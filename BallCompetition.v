==> flow/design.v <==
`timescale 1ns / 1ps
module BallCompetition(
    input	wire clk,					 
    input   wire rstn,					 
    input	wire	[3:0]  sw_in,  	 
    input   wire  [2:0]  key_in,		 
    output	wire	[1:0]  reg_ab,  	 
    output  wire  [7:0]  led_time,	 
    output  [8:0]  seg_led_1,			 
	 output  [8:0]  seg_led_2			 
);
	localparam DelayTime = 250_000;	
   wire [2:0]	press_on;				 
	wire [3:0] seg_data_1;				 
	wire [3:0] seg_data_2;				 
    key_debounce	 
    #(.DELAY_TIME  (DelayTime))  
    key0
    (
		.clk(clk),		            
      .rstn(rstn),
      .key_in(key_in[0]),		
      .press_on(press_on[0])	       
    );
    key_debounce
    #(.DELAY_TIME  (DelayTime))  
    key1
    (
      .clk(clk),		           
      .rstn(rstn),
      .key_in(key_in[1]),		
      .press_on(press_on[1])	       
    );
    key_debounce
    #(.DELAY_TIME  (DelayTime))  
    key2
    (
      .clk(clk),		            
      .rstn(rstn),
      .key_in(key_in[2]),		
      .press_on(press_on[2])	      
    ); 
    Display u_Display(
      .clk(clk),  
      .rstn(rstn),
      .sw_in(sw_in),  
      .press_on(press_on),
      .reg_ab(reg_ab), 
      .led_time(led_time),
      .seg_data_1(seg_data_1),  
      .seg_data_2(seg_data_2)      
    );
    segment u_segment(
   .seg_data_1  (seg_data_1),	
	.seg_data_2  (seg_data_2),		
	.seg_led_1   (seg_led_1),		
	.seg_led_2	 (seg_led_2)
    );
endmodule
`timescale 1ns / 1ps
module Display(
    input	wire	clk,   
    input   wire  rstn,
    input	wire	[3:0]  sw_in,  
    input   wire  [2:0]  press_on,
    output	wire	[1:0]  reg_ab, 
    output  wire  [7:0]  led_time,
    output	wire 	[3:0]  seg_data_1, 
	 output	wire 	[3:0]  seg_data_2 
    );
localparam COUNT_1S = 12048193;  
localparam Quarter_Time = 60; 	 
localparam Quarter_Time_rest = 10;	 
wire clk1h;
reg [23:0] counter ; 
reg [23:0] Qcounter ;
reg [6:0] scorer_A ; 
reg [6:0] scorer_B ; 
reg [6:0] Quarter_Time_Down ;	 
reg [2:0] Quarter_Time_rest_Down ;  
reg [4:0] AttackT_A ; 
reg [4:0] AttackT_B; 
reg [1:0] reg_ab_reg;
reg [7:0] led_time_reg ;
reg [3:0] seg_data_1_reg;
reg [3:0] seg_data_2_reg;
reg [1:0] DownCNT;	 
reg [6:0] countA_1;	 
reg [6:0] countA_2;	 
reg [6:0] countA_3;	 
reg [6:0] countB_1;	 
reg [6:0] countB_2;	 
reg [6:0] countB_3;	 
always @(posedge clk or negedge rstn)
begin
    if(rstn == 1'b0) begin	 
       led_time_reg <= 8'b0000_0000; 
       Qcounter <= 'd0; 
	    Quarter_Time_Down <= Quarter_Time;	
		 Quarter_Time_rest_Down <= Quarter_Time_rest;
	    DownCNT <= 'd0;
    end
    else begin
        if(Qcounter == COUNT_1S - 1) begin  
            Qcounter <= 'd0;
				if(Quarter_Time_Down == 0) begin        
						if(DownCNT == 2'd3) begin
						   DownCNT <= 2'd3;
							Quarter_Time_Down <=  0;
							Quarter_Time_rest_Down <= 0;
							led_time_reg <= {led_time_reg[5:0],1'b1,1'b1}; 
						end
						else begin
							if(Quarter_Time_rest_Down == 0)begin
								DownCNT <= DownCNT + 1'b1;
								Quarter_Time_Down <=  Quarter_Time;
								Quarter_Time_rest_Down <= Quarter_Time_rest;
								led_time_reg <= {led_time_reg[5:0],1'b1,1'b1}; 
							end
							else begin
								Quarter_Time_rest_Down <= Quarter_Time_rest_Down -1'b1;
							end
						end
				 end
				 else begin
					 Quarter_Time_Down <= Quarter_Time_Down - 1'b1;
				 end
        end
        else begin
           Qcounter <= Qcounter + 1; 
        end 
    end
end 
always @(posedge clk or negedge rstn)
begin
    if(rstn == 1'b0) begin
        scorer_A <= 'd0; 
        scorer_B <= 'd0; 
		  countA_1 <= 'd0;countA_2 <= 'd0;countA_3 <= 'd0;
		  countB_1 <= 'd0;countB_2 <= 'd0;countB_3 <= 'd0;
	 end
    else begin
        case(sw_in[3:1])
            3'b011:begin  
              case(press_on)  
                3'b001: begin
                    scorer_A <= scorer_A + 1;
						  countA_1 <= countA_1 + 1;
                end 
                3'b010: begin
                    scorer_A <= scorer_A + 2;
						  countA_2 <= countA_2 + 1;
                end 
                3'b100: begin
                    scorer_A <= scorer_A + 3;
						  countA_3 <= countA_3 + 1;
					 end
                default:begin
                    scorer_A <= scorer_A; 
                end
              endcase  
            end
            3'b111:begin  
               case(press_on)
                3'b001: begin
                    scorer_B <= scorer_B + 1;
						  countB_1 <= countB_1 + 1;
                end 
                3'b010: begin
                    scorer_B <= scorer_B + 2;
						  countB_2 <= countB_2 + 1;
                end 
                3'b100: begin
                    scorer_B <= scorer_B + 3;
						  countB_3 <= countB_3 + 1;
                end
                default:begin
                    scorer_B <= scorer_B; 
                end
              endcase     
            end			 
            default:begin
                scorer_A <= scorer_A; 
                scorer_B <= scorer_B; 
            end
        endcase
    end
end
always @(posedge clk or negedge rstn)
begin
    if(rstn == 1'b0) begin
        AttackT_A <= 5'd24;
        AttackT_B <= 5'd24;
        counter <=  'd0;
    end
    else begin
        case(sw_in[3:1])
		3'b000:begin    
              if(sw_in[0] == 1'b1) begin 
                    if(counter == COUNT_1S - 1) begin  
                            counter <= 'd0;
									 if(AttackT_A == 0) begin  
                                AttackT_A <= 0 ;
                            end
                            else begin
                               AttackT_A <= AttackT_A - 1'b1;
                            end
                    end
                    else begin
                       counter <= counter + 1;
                    end
             end
             else begin   
                counter <= counter;
             end   
		end
		3'b001:begin  
              if(sw_in[0] == 1'b1) begin  
                    if(counter == COUNT_1S - 1) begin  
                            counter <= 'd0;
                            if(AttackT_B == 0) begin 
                                AttackT_B <= 0 ;
                            end
                            else begin
                               AttackT_B <= AttackT_B - 1'b1;
                            end
                    end
                    else begin
                       counter <= counter + 1;
                    end
             end
             else begin   
                counter <= counter;
             end
		end
		3'b011:begin  
           counter <=  counter;
           AttackT_A <= AttackT_A;
		     AttackT_B <= AttackT_B;
		end
		3'b111:begin  
		     counter <=  counter;
           AttackT_A <= AttackT_A;
		     AttackT_B <= AttackT_B;
		end	
		default:begin
            counter <=  'd0;
            AttackT_A <= 5'd24;
		      AttackT_B <= 5'd24;
	    end
	   endcase
    end
end
always @(posedge clk or negedge rstn)
begin
    if(rstn == 1'b0) begin
		  seg_data_1_reg <= 4'd16; 
        seg_data_2_reg <= 4'd16;
		  reg_ab_reg <= 2'b11;
    end
    else begin
        case(sw_in[3:1])
		3'b000:begin    
            seg_data_2_reg <= AttackT_A%10; 
            seg_data_1_reg <= AttackT_A/10; 
			reg_ab_reg <= 2'b10;
		end
		3'b001:begin  
            seg_data_2_reg <= AttackT_B%10;
            seg_data_1_reg <= AttackT_B/10;
			reg_ab_reg <= 2'b01;
		end
		3'b011:begin  
            seg_data_2_reg <= scorer_A%10;
            seg_data_1_reg <= scorer_A/10;
			reg_ab_reg <= 2'b10;
		end
		3'b111:begin  
				seg_data_2_reg <= scorer_B%10;
				seg_data_1_reg <= scorer_B/10;
		   reg_ab_reg <= 2'b01;
		end			 
		3'b110:begin   
				if(Quarter_Time_Down == 0)begin
					seg_data_2_reg <= Quarter_Time_rest_Down%10;
					seg_data_1_reg <= Quarter_Time_rest_Down/10;end
				else begin
					seg_data_2_reg <= Quarter_Time_Down%10;
					seg_data_1_reg <= Quarter_Time_Down/10;end
		    reg_ab_reg <= 2'b00;
		end
		3'b100:begin   
            if(scorer_A > scorer_B) begin
					seg_data_2_reg <= 4'd10;   
					seg_data_1_reg <= scorer_A-scorer_B;   
					reg_ab_reg <= 2'b10;
			   end
				else if(scorer_A < scorer_B) begin
					seg_data_2_reg <= 4'd11;   
					seg_data_1_reg <= scorer_B-scorer_A;   
					reg_ab_reg <= 2'b01;
			   end 
				else begin	 
					seg_data_2_reg <= 4'd00;  
					seg_data_1_reg <= 4'd00;   
					reg_ab_reg <= 2'b00;
				end
		end
	   3'b010:begin
		case(press_on)	 
				3'b001:begin
					seg_data_2_reg <= countA_1%10;
					seg_data_1_reg <= countA_1/10;end
				3'b010:begin
					seg_data_2_reg <= countA_2%10;
					seg_data_1_reg <= countA_2/10;end
				3'b100:begin
					seg_data_2_reg <= countA_3%10;
					seg_data_1_reg <= countA_3/10;end
				endcase
		end
		3'b101:begin
				case(press_on)
				3'b001:begin
					seg_data_2_reg <= countB_1%10;
					seg_data_1_reg <= countB_1/10;end
				3'b010:begin
					seg_data_2_reg <= countB_2%10;
					seg_data_1_reg <= countB_2/10;end
				3'b100:begin
					seg_data_2_reg <= countB_3%10;
					seg_data_1_reg <= countB_3/10;end
				endcase
		end
		default:begin  
			seg_data_2_reg <= 4'd16;
			seg_data_1_reg <= 4'd16;
			reg_ab_reg <= 2'b11;
	    end
	endcase
    end
end    
assign reg_ab = reg_ab_reg;  
assign led_time = led_time_reg;
assign seg_data_1 = seg_data_1_reg;
assign seg_data_2 = seg_data_2_reg;
endmodule
`timescale 1ns / 1ps
module key_debounce #(  
   parameter	DELAY_TIME = 250_000  
)(
		input wire	clk,		
		input wire  rstn,
		input wire	key_in,		
		output reg 	press_on			
);
reg		key_in_r0;		
reg		key_in_r1;		
reg 		key_in_nedge;		
reg	[19:0]delay_cnt;		
reg		delay_flag;		 
always @(posedge clk or negedge rstn)
begin
    if(rstn == 1'b0) begin
        key_in_r0 <= 1'b0	;	
        key_in_r1 <= 1'b0	;	
    end
    else begin
       key_in_r0 <= key_in;
	   key_in_r1 <= key_in_r0;
    end
end
always @(posedge clk or negedge rstn)
begin
    if(rstn == 1'b0) begin
        key_in_nedge <= 1'b0;               
    end
    else begin
        key_in_nedge <= ~key_in_r0 & key_in_r1;
    end 
end
always @(posedge clk or negedge rstn)
begin
    if(rstn == 1'b0) begin
        delay_cnt  <= 'd0;	
    end
    else begin
        if((delay_flag == 1) && (delay_cnt == DELAY_TIME - 1))
				delay_cnt <= 0;
        else if ((delay_flag == 1) && (delay_cnt < DELAY_TIME - 1))
            delay_cnt <= delay_cnt + 1;
        else  
				delay_cnt <= 0;
    end
end
always @(posedge clk or negedge rstn)
begin
    if(rstn == 1'b0) begin
	 delay_flag <= 1'b0;		 
    end
    else begin
        if(key_in_nedge) begin	 
				delay_flag <= 1'b1;	 
        end
        else if (delay_cnt == DELAY_TIME - 1) begin
            delay_flag <= 1'b0;
        end
        else
            delay_flag <= delay_flag;
    end
end
always @(posedge clk or negedge rstn)
begin
    if(rstn == 1'b0) begin
        press_on <= 1'b0;
    end
    else begin
        if((delay_cnt == DELAY_TIME - 1) && (delay_flag == 1'b1)) begin		 
		    press_on <= 1'b1;
        end
        else begin
            press_on <= 1'b0;
        end
    end
end
endmodule
`timescale 1ns / 1ps
module segment(
   input [3:0] seg_data_1,		
	input [3:0] seg_data_2,		
	output [8:0] seg_led_1,		
	output [8:0] seg_led_2		
);
reg [8:0] seg [16:0];   		
initial        	         									                           
	begin
		seg[0] = 9'h3f;         
		seg[1] = 9'h06;        
		seg[2] = 9'h5b;       
		seg[3] = 9'h4f;         
		seg[4] = 9'h66;        
		seg[5] = 9'h6d;        
		seg[6] = 9'h7d;       
		seg[7] = 9'h07;      
		seg[8] = 9'h7f;      
		seg[9] = 9'h6f;         
		seg[10] = 9'h77;    
		seg[11] = 9'h7c;	  
		seg[12] = 9'h39;
		seg[13] = 9'h5e;
		seg[14] = 9'h79;
		seg[15] = 9'h71;
		seg[16] = 9'h00;	 
     end
	assign seg_led_1 = seg[seg_data_1];      
	assign seg_led_2 = seg[seg_data_2];      
endmodule
[Reports on BallCompetition]
What the tools print for BallCompetition, step after step.
Line numbers count from 1 in the design file above.
Cell names lack the library's common part.
Not given: n/a
Set-up
  top module: BallCompetition
  clock port: clk
  library: sky130hd
  library corner: tt_025C_1v80

[After elaboration]
Yosys after proc, flatten, opt, wreduce and memory -nomap, before mapping. Memory bits, and registers merged into a memory's read port (data or address), are not among the register bits. Print and check cells are not counted. Equal cells are merged and count once.
Yosys's memory passes give these memory sizes; they may raise the number of words (mostly to a power of two), join words into wider ones and drop unused or constant bits.
Operators by class
  equal/unequal tests: 24
  mux-type cells: 53
  divide/modulo/power cells: 24
  $mul: 0
  bitwise logic cells: 9
  reduce/logical cells: 39
  shift operators: 0
  order comparisons: 5
  add/sub/neg operators: 24
Operators by type and width (number)
  7-bit by 4-bit divider with 32-bit output with constant B: 9
  7-bit by 4-bit remainder unit with 32-bit output with constant B: 9
  5-bit by 4-bit divider with 32-bit output with constant B: 2
  5-bit by 4-bit remainder unit with 32-bit output with constant B: 2
  20-bit two-way mux: 6
  3-bit by 4-bit divider with 32-bit output with constant B: 1
  3-bit by 4-bit remainder unit with 32-bit output with constant B: 1
  24-bit two-way mux: 3
  4-bit case mux with 8-bit select: 2
  20-bit by 1-bit adder with 20-bit output with constant B: 3
  20-bit by 18-bit less-than comparator with 1-bit output with constant B: 3
  20-bit by 18-bit == test with 1-bit output with constant B: 3
  7-bit by 1-bit adder with 7-bit output with constant B: 8
  24-bit by 1-bit adder with 24-bit output with constant B: 2
  24-bit == test with constant B: 2
  24-bit case mux with 2-bit select: 1
  4-bit case mux with 3-bit select: 4
  7-bit case mux with 3-bit select: 2
  5-bit two-way mux: 6
  7-bit by 2-bit adder with 7-bit output with constant B: 4
  4-bit two-way mux: 6
  2-bit AND reduction: 11
  7-bit two-way mux: 3
  5-bit case mux with 2-bit select: 2
  8-bit two-way mux: 2
  3-bit == test with constant B: 5
  3-bit AND reduction: 4
  5-bit by 1-bit subtractor with 5-bit output with constant B: 2
Other operator kinds: 29; their cells: 70.
Storage and ports
  word-level cells: 216
  bits in read-only memories: 119
  memory cells: 1
  clocked read ports x word width: 0
  output and inout bits: 28
  flip-flop bits (word level): 219
  bits in writable memories: 0
  bits of input ports: 9
  bits in latches: 0
Memory list
  u_segment.seg: depth 17, bits a word 7, rd ports 2, wr ports 0, line 434  | reg [8:0] seg [16:0];

[Depth]
Yosys ltp: most cells in a row. Word level: on the elaborated netlist, between registers, memories and ports. Mapped: between sequential cells and ports; inverters and the memories' decode and read muxes count.
Logic depth
  depth in word-level cells: 5
  ABC_AREA: 0
  mapped depth: 27
  gate-level depth less buffers: 25

[Netlist]
Yosys stat after the flow's synthesis: flattened, memories mapped to cells. It holds for the ABC_AREA given above (unset counts as 0); a run with the other value may have another netlist.
Cell types
  dfrtp_1: number 204, area in all 5.1E+03 µm²
  ha_1: number 55, area in all 688.16 µm²
  nor2_1: number 166, area in all 623.098 µm²
  xnor2_1: number 65, area in all 569.296 µm²
  nand2_1: number 132, area in all 495.475 µm²
  xor2_1: number 55, area in all 481.712 µm²
  o21ai_0: number 76, area in all 380.365 µm²
  a21oi_1: number 71, area in all 355.341 µm²
  nand3_1: number 62, area in all 310.298 µm²
  dfstp_2: number 11, area in all 289.027 µm²
  inv_1: number 66, area in all 247.738 µm²
  nand4_1: number 32, area in all 200.192 µm²
  mux2_2: number 16, area in all 180.173 µm²
  and3_1: number 26, area in all 162.656 µm²
  nor3_1: number 23, area in all 115.11 µm²
  or3_1: number 17, area in all 106.352 µm²
  and2_1: number 15, area in all 93.84 µm²
  nor2b_1: number 15, area in all 93.84 µm²
Not listed: further types 71, cells in them 308.
Synthesis totals
  mapped flip-flops: 215
  area of sequential cells: 5393.9 µm²
  cell count: 1415
  buffers: 51
  synthesis area: 12903.6 µm²
The figures by module come from a second, unflattened synthesis with its own total; it is not the netlist above.
Second synthesis, totals
  cells (unflattened synthesis): 1569
  area total of the unflattened synthesis: 14227.4 µm²
Each row is one instance without its submodules.
Modules
  Display: area 10146.0 µm², sequential area 3517.1 µm², cells 1166, times used 1
  key_debounce (DELAY_TIME=250000): area 1178.6 µm², sequential area 625.6 µm², cells 110, times used 3
  segment: area 545.5 µm², sequential area 0.0 µm², cells 73, times used 1
  BallCompetition: area 0.0 µm², sequential area 0.0 µm², cells 0, times used 1

[Path before layout]
Source: OpenSTA report_checks on the synthesized netlist (no wires, ideal clock, input and output delay 20% of the period each), path of least setup slack; recovery checks are left aside. Register names are those of the netlist, which keeps one name where synthesis merged equal registers.
Timing post-synthesis
  kind: input-to-reg
  start point: input sw_in[1]
  end point: register u_Display.seg_data_1_reg[0]
  data required time: 9.398 ns
  buffers on the path: 5
  library setup time: 0.082 ns
  path delay: 4.488 ns
  path slack: 3.096 ns
  arrival: 6.302 ns
  time at the first pin: 1.896 ns
  clock period: 9.48 ns
  input delay: 1.896 ns
  stages on the path: 26
  synthesis period reached: 6.384 ns
"path delay" = arrival - input delay + setup time.
"stages on the path" counts driving pins, that of a launching flip-flop among them; a cell with two outputs on the path counts twice.
"synthesis period reached" is the clock period less the worst setup slack; recovery checks do not enter. This is arithmetic on one report: input and output delays are still those of the set period (20% each).
Between the ends stands the longest chain of elaborated cells between them, by number of cells; it is not shown to be the way that was timed. Of several equally long chains one is given.
Each line given opens the expression or statement behind the cell; cells for indexed reads and writes are added by Yosys, which also makes memories of some case tables.
At most two assigning lines are given for a register; there are more.
Between the ends, post-synthesis
  cells stage by stage: buf_2 -> clkbuf_1 -> and3_1 -> clkbuf_1 -> a21oi_1 -> o211ai_1 -> a211oi_1 -> o22a_1 -> clkinv_1 -> buf_4 -> ha_1 -> a21bo_2 -> a2111oi_4 -> a221oi_1 -> buf_2 -> nor2_1 -> or2_2 -> xnor2_1 -> ha_1 -> nand2_1 -> a21o_1 -> a31oi_1 -> or4_4 -> a21bo_4 -> o211ai_1 -> a31oi_1
  length of the longest elaborated chain: 3
  elaborated cells on any way between the ends: 13
  classes of those cells: eq/ne: 9; mux: 1; reduce/logical: 3
RTL lines, path post-synthesis
  from (decl): line 5  | input wire [3:0] sw_in,
  3-bit == test: line 262  | case(sw_in[3:1])
  4-bit by 1-bit != test with 1-bit output
  3-bit AND reduction
  to (assign): line 265  | seg_data_1_reg <= AttackT_A/10;
  to (assign): line 270  | seg_data_1_reg <= AttackT_B/10;
  to (decl): line 85  | reg [3:0] seg_data_1_reg;

[Timing after layout]
From the final timing report of flow run 1: the path of least setup slack in the routed layout; clock arrival at registers is part of the times.
Timing after layout
  kind: input-to-reg
  start point: input sw_in[1]
  end point: register u_Display.seg_data_1_reg[0]
  library setup time: 0.06 ns
  data required time: 7.40 ns
  stages on the path: 23
  input delay: 1.39 ns
  path slack: 0.61 ns
  arrival: 6.79 ns
  buffers on the path: 2
  time at the first pin: 1.39 ns
  clock period: 6.96 ns
Between the ends stands the longest chain of elaborated cells between them, by number of cells; it is not shown to be the way that was timed. Of several equally long chains one is given.
At most two assigning lines are given for a register; there are more.
Between the ends, after layout
  cells stage by stage: clkdlybuf4s50_1 -> or3b_2 -> nor2_1 -> a221oi_1 -> o21ai_1 -> nor2b_4 -> inv_1 -> ha_1 -> inv_1 -> ha_1 -> a21oi_1 -> a31oi_1 -> buf_4 -> or2_2 -> xnor2_1 -> ha_1 -> nand2_1 -> a21o_1 -> a31oi_1 -> or4_4 -> a21bo_4 -> o211ai_1 -> a31oi_1
  length of the longest elaborated chain: 3
  elaborated cells on any way between the ends: 13
  classes of those cells: eq/ne: 9; mux: 1; reduce/logical: 3
RTL lines, path after layout
  from (decl): line 5  | input wire [3:0] sw_in,
  3-bit == test: line 262  | case(sw_in[3:1])
  4-bit by 1-bit != test with 1-bit output
  3-bit AND reduction
  to (assign): line 265  | seg_data_1_reg <= AttackT_A/10;
  to (assign): line 270  | seg_data_1_reg <= AttackT_B/10;
  to (decl): line 85  | reg [3:0] seg_data_1_reg;

Top module BallCompetition; platform sky130hd; tools Yosys and OpenROAD; 2 stored runs in no particular order. Input and output delays are each 20% of the period that was set; the output load is 0.01 pF.
"clock period reached" = clock period - worst setup slack. The figure is calculated, with input and output delays left at 20% of the set period.
"time of the worst setup path" = time allowed to the worst setup path (clock period - input delay - output delay, where it has them) - its slack; a late launch clock adds to it, a late capture clock takes from it.
"total power after layout" rests on the timing tool's default activity at the inputs, not on a simulated workload.

==> flow run 1: settings <==
{ "period_ns": 6.96, "CORE_UTILIZATION": 70, "PLACE_DENSITY": 0.5, "CELL_PAD_IN_SITES_DETAIL_PLACEMENT": 0, "GPL_TIMING_DRIVEN": 1, "GPL_ROUTABILITY_DRIVEN": 0, "CTS_CLUSTER_SIZE": 49, "CTS_CLUSTER_DIAMETER": 363, "SLEW_MARGIN": 10, "CAP_MARGIN": 20, "CORE_MARGIN": 2 }
==> flow run 1: results <==
mapped cell area after synthesis: 12,903.6 µm²
total die area: 19,535.7 µm²
area of the standard cells in the finished layout: 13,735.7 µm²
utilization after routing: 0.762
setup slack of the worst path: 0.609 ns
total negative slack: 0.000 ns
final worst hold slack: 0.392 ns
total power after layout: 2.399 mW
clock period reached: 6.351 ns
time of the worst setup path: 4.96 ns
worst path kind: input-to-reg

==> flow run 2: settings <==
{ "period_ns": 7.54, "CAP_MARGIN": 20, "CORE_MARGIN": 2, "CORE_UTILIZATION": 40, "SLEW_MARGIN": 20 }
==> flow run 2: results <==
mapped cell area after synthesis: 12,903.6 µm²
total die area: 33,712.6 µm²
area of the standard cells in the finished layout: 14,715.4 µm²
utilization after routing: 0.465
setup slack of the worst path: 0.835 ns
total negative slack: 0.000 ns
final worst hold slack: 0.376 ns
total power after layout: 3.167 mW
clock period reached: 6.705 ns
time of the worst setup path: 5.20 ns
worst path kind: input-to-reg
